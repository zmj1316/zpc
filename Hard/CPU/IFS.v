==> flow/design.v <==
`timescale 1ns / 1ps
module IFS(clk,PC,Mem,
			Memread,Addr,
			PCo,OP,RS,RT,RD,shamt,func,imme,
			rst
    );
input wire clk;
input wire [31:0] PC;
input wire [31:0] Mem;
output reg Memread;
output reg [31:0] Addr;
output reg [31:0] PCo;
output reg [5:0] OP;
output reg [4:0] RS;
output reg [4:0] RT;
output reg [4:0] RD;
output reg [4:0] shamt;
output reg [5:0] func;
output reg [15:0] imme;
input wire rst;
always @(posedge clk or posedge rst) begin
	if (rst) begin
	end
	else if(Memread == 0)begin
		Addr = PC;
		Memread = 1;
	end
	else begin
		PCo = PC + 4;
		OP = (Mem >> 26) & 6'h3F;
		RS = (Mem >> 21) & 5'h1F;
		RT = (Mem >> 16) & 5'h1F;
		RD = (Mem >> 11) & 5'h1F;
		shamt = (Mem >> 6) & 5'h1F;
		func = Mem & 6'h3F;
		imme = Mem & 16'hFFFF;
		Memread = 0;
	end
end
endmodule
* Step by step through the tools: IFS
Tool output for the design above, in the order of the flow.
Line numbers count from 1 in the design file above.
Library cell names are shortened.
The mark - stands for no value.
- Design top :: IFS
- Clock :: clk
- Library :: sky130hd
- Timing corner :: tt_025C_1v80

* Word level
Yosys after proc, flatten, opt, wreduce and memory -nomap, before mapping. Enables and synchronous resets that opt folds into registers are not counted as muxes. Memory bits, and registers merged into a memory's read port (data or address), are not among the register bits. Print and check cells are not counted. Equal cells are merged and count once.
- Add/sub/neg operators :: 1
- $mul :: 0
- Divide/modulo/power cells :: 0
- Magnitude comparators :: 0
- Equality and inequality tests :: 0
- Shifts and indexed selects :: 0
- Mux-type cells :: 1
- Bitwise operators :: 2
- Reduce/logical cells :: 2
** Operator list (number)
- adder 32 x 3 -> 32 bit with constant B :: 1
- AND reduction 2 bit :: 2
- inverter 1 bit :: 2
- 2-to-1 mux 1 bit :: 1
- Register bits after elaboration :: 113
- Latch bits :: 0
- Memory bits (writable) :: 0
- Bits in read-only memories :: 0
- Word width x clocked read ports :: 0
- Memory cells :: 0
- Bits of input ports :: 66
- Output and inout bits :: 113

* Longest topological paths
Depth = most cells in a row (Yosys ltp): at word level without a register or memory, in the mapped netlist without a sequential cell, where the memories' decode and read muxes count.
- Depth after elaboration :: 2
- ABC_AREA :: 0
- Depth in mapped cells :: 5
- Depth with buffers taken out :: 5

* After synthesis
Yosys stat after the flow's synthesis: flattened, memories mapped to cells. It holds for the ABC_AREA given above (unset counts as 0); a run with the other value may have another netlist.
The area totals of this step are shown rounded.
- Cell count :: 198
- Synthesis area :: 0.003636 mm^2
- Mapped flip-flops :: 97
- Buffer cells :: 17
** Cell types
- edfxtp_1 :: number 97, area in all 2.91E+03 um^2
- xnor2_1 :: number 23, area in all 201.443 um^2
- buf_4 :: number 16, area in all 120.115 um^2
- nand3_1 :: number 11, area in all 55.053 um^2
- nand4_1 :: number 8, area in all 50.048 um^2
- xor2_1 :: number 5, area in all 43.792 um^2
- nor4_4 :: number 2, area in all 42.541 um^2
- and3_1 :: number 5, area in all 31.28 um^2
- nand2_1 :: number 8, area in all 30.029 um^2
- and2_1 :: number 4, area in all 25.024 um^2
- nor2_1 :: number 6, area in all 22.522 um^2
- and4_1 :: number 2, area in all 17.517 um^2
- nand3_4 :: number 1, area in all 17.517 um^2
- inv_1 :: number 4, area in all 15.014 um^2
- ha_1 :: number 1, area in all 12.512 um^2
- or4_4 :: number 1, area in all 11.261 um^2
- nand3_2 :: number 1, area in all 10.01 um^2
- and3_2 :: number 1, area in all 7.507 um^2
Not listed: further types 2, cells in them 2.

* Timing after synthesis
OpenSTA on the mapped netlist: ideal clock, no wires. The path of least setup slack (recovery checks aside). Input and output delay are each 20% of the period. Register names are those of the netlist, which keeps one name where synthesis merged equal registers.
- Kind :: input -> register
- Start point :: input port rst
- End point :: register OP[0]
- Clock period :: 7.9 ns
- Input delay :: 1.580 ns
- Setup time :: 0.487 ns
- Time at the first pin :: 1.580 ns
- Arrival time :: 4.263 ns
- Required time :: 7.413 ns
- Setup slack :: 3.150 ns
- Delay of the path :: 3.170 ns
- Driving pins on the path :: 1
- Path buffers :: 0
- Synthesis period reached :: 4.75 ns
"delay of the path" = arrival - input delay + setup time.
"driving pins on the path" counts driving pins, that of a launching flip-flop among them; a cell with two outputs on the path counts twice.
"synthesis period reached" is the clock period less the worst setup slack; recovery checks do not enter. This is arithmetic on one report: input and output delays are still those of the set period (20% each).
Between the ends stands the longest chain of elaborated cells between them, by number of cells; it is not shown to be the way that was timed. Of several equally long chains one is given.
A line is the first line of the expression or statement that the cell stems from. Yosys adds cells for indexed reads and writes and turns some case tables into memories.
- Cells stage by stage :: nor2_1
- Cells in the longest elaborated chain :: 2
- Elaborated cells between the ends (all ways) :: 2
- Source lines of those cells :: 0
- Those cells by class :: logic (1); reduce/logical (1)
** Ends and longest elaborated chain, after synthesis
- start, declared :: line 20 : input wire rst;
- inverter 1 bit
- AND reduction 2 bit
- end, assigned :: line 30 : OP = (Mem >> 26) & 6'h3F;
- end, declared :: line 13 : output reg [5:0] OP;

* Worst path after layout
From the final timing report of record 1: the path of least setup slack in the routed layout; clock arrival at registers is part of the times.
- Kind :: input -> register
- Start point :: input port PC[2]
- End point :: register PCo[24]
- Clock period :: 7.51 ns
- Input delay :: 1.50 ns
- Setup time :: 0.24 ns
- Time at the first pin :: 1.50 ns
- Arrival time :: 3.38 ns
- Required time :: 7.62 ns
- Setup slack :: 4.25 ns
- Driving pins on the path :: 6
- Path buffers :: 1
Between the ends stands the longest chain of elaborated cells between them, by number of cells; it is not shown to be the way that was timed. Of several equally long chains one is given.
- Cells stage by stage :: clkdlybuf4s50_1 > ha_1 > nand2_1 > nor4_4 > nand4_1 > xnor2_1
- Cells in the longest elaborated chain :: 1
- Elaborated cells between the ends (all ways) :: 1
- Source lines of those cells :: 1
- Those cells by class :: add/sub (1)
** Ends and longest elaborated chain, after layout
- start, declared :: line 8 : input wire [31:0] PC;
- adder 32 x 3 -> 32 bit :: line 29 : PCo = PC + 4;
- end, assigned :: line 29
- end, declared :: line 12 : output reg [31:0] PCo;

# Flow runs of IFS

Top module IFS; platform sky130hd; tools Yosys and OpenROAD; 2 stored runs in no particular order. Input and output delays are each 20% of the period that was set; the output load is 0.01 pF.
"achieved clock period": clock period set for the run, less the worst setup slack. It is reckoned from that one timing run; input and output delays stay at 20% of the period that was set.
"critical setup path time": the worst setup path's part of the clock period (all of it between registers, 20% less for each end at a port) less its slack. A launch clock that arrives late makes it longer, a capture clock that arrives late makes it shorter.
"total power of the final layout" rests on the timing tool's default activity at the inputs, not on a simulated workload.
Measured values are rounded.

** Record 1
- Settings :: period_ns=7.51; CORE_UTILIZATION=54; PLACE_DENSITY_LB_ADDON=0.29; CORE_ASPECT_RATIO=0.87; TNS_END_PERCENT=90; ABC_AREA=0; CTS_CLUSTER_SIZE=97; CTS_CLUSTER_DIAMETER=252; SLEW_MARGIN=5; CAP_MARGIN=20; CORE_MARGIN=2
- Standard-cell area after layout :: 0.005609 mm^2
- Die outline area :: 0.007407 mm^2
- Worst hold slack :: 0.705 ns
- Chip area in the Yosys report :: 0.003636 mm^2
- Utilization :: 87.4%
- Total negative slack on setup checks :: 0.000 ns
- Smallest setup slack :: 4.247 ns
- Achieved clock period :: 3.263 ns
- Critical setup path time :: 1.76 ns
- Class of the worst setup path :: input -> register
- Total power of the final layout :: 1084 uW

** Record 2
- Settings :: period_ns=3.92; CORE_UTILIZATION=65; SETUP_SLACK_MARGIN=0.88; PLACE_DENSITY_LB_ADDON=0.26; CORE_ASPECT_RATIO=2.0; CORE_MARGIN=4; CELL_PAD_IN_SITES_GLOBAL_PLACEMENT=3; ABC_AREA=1; MIN_ROUTING_LAYER=met2; CAP_MARGIN=20; SLEW_MARGIN=20
- Outcome :: did not finish, placement stopped with FLW-0024
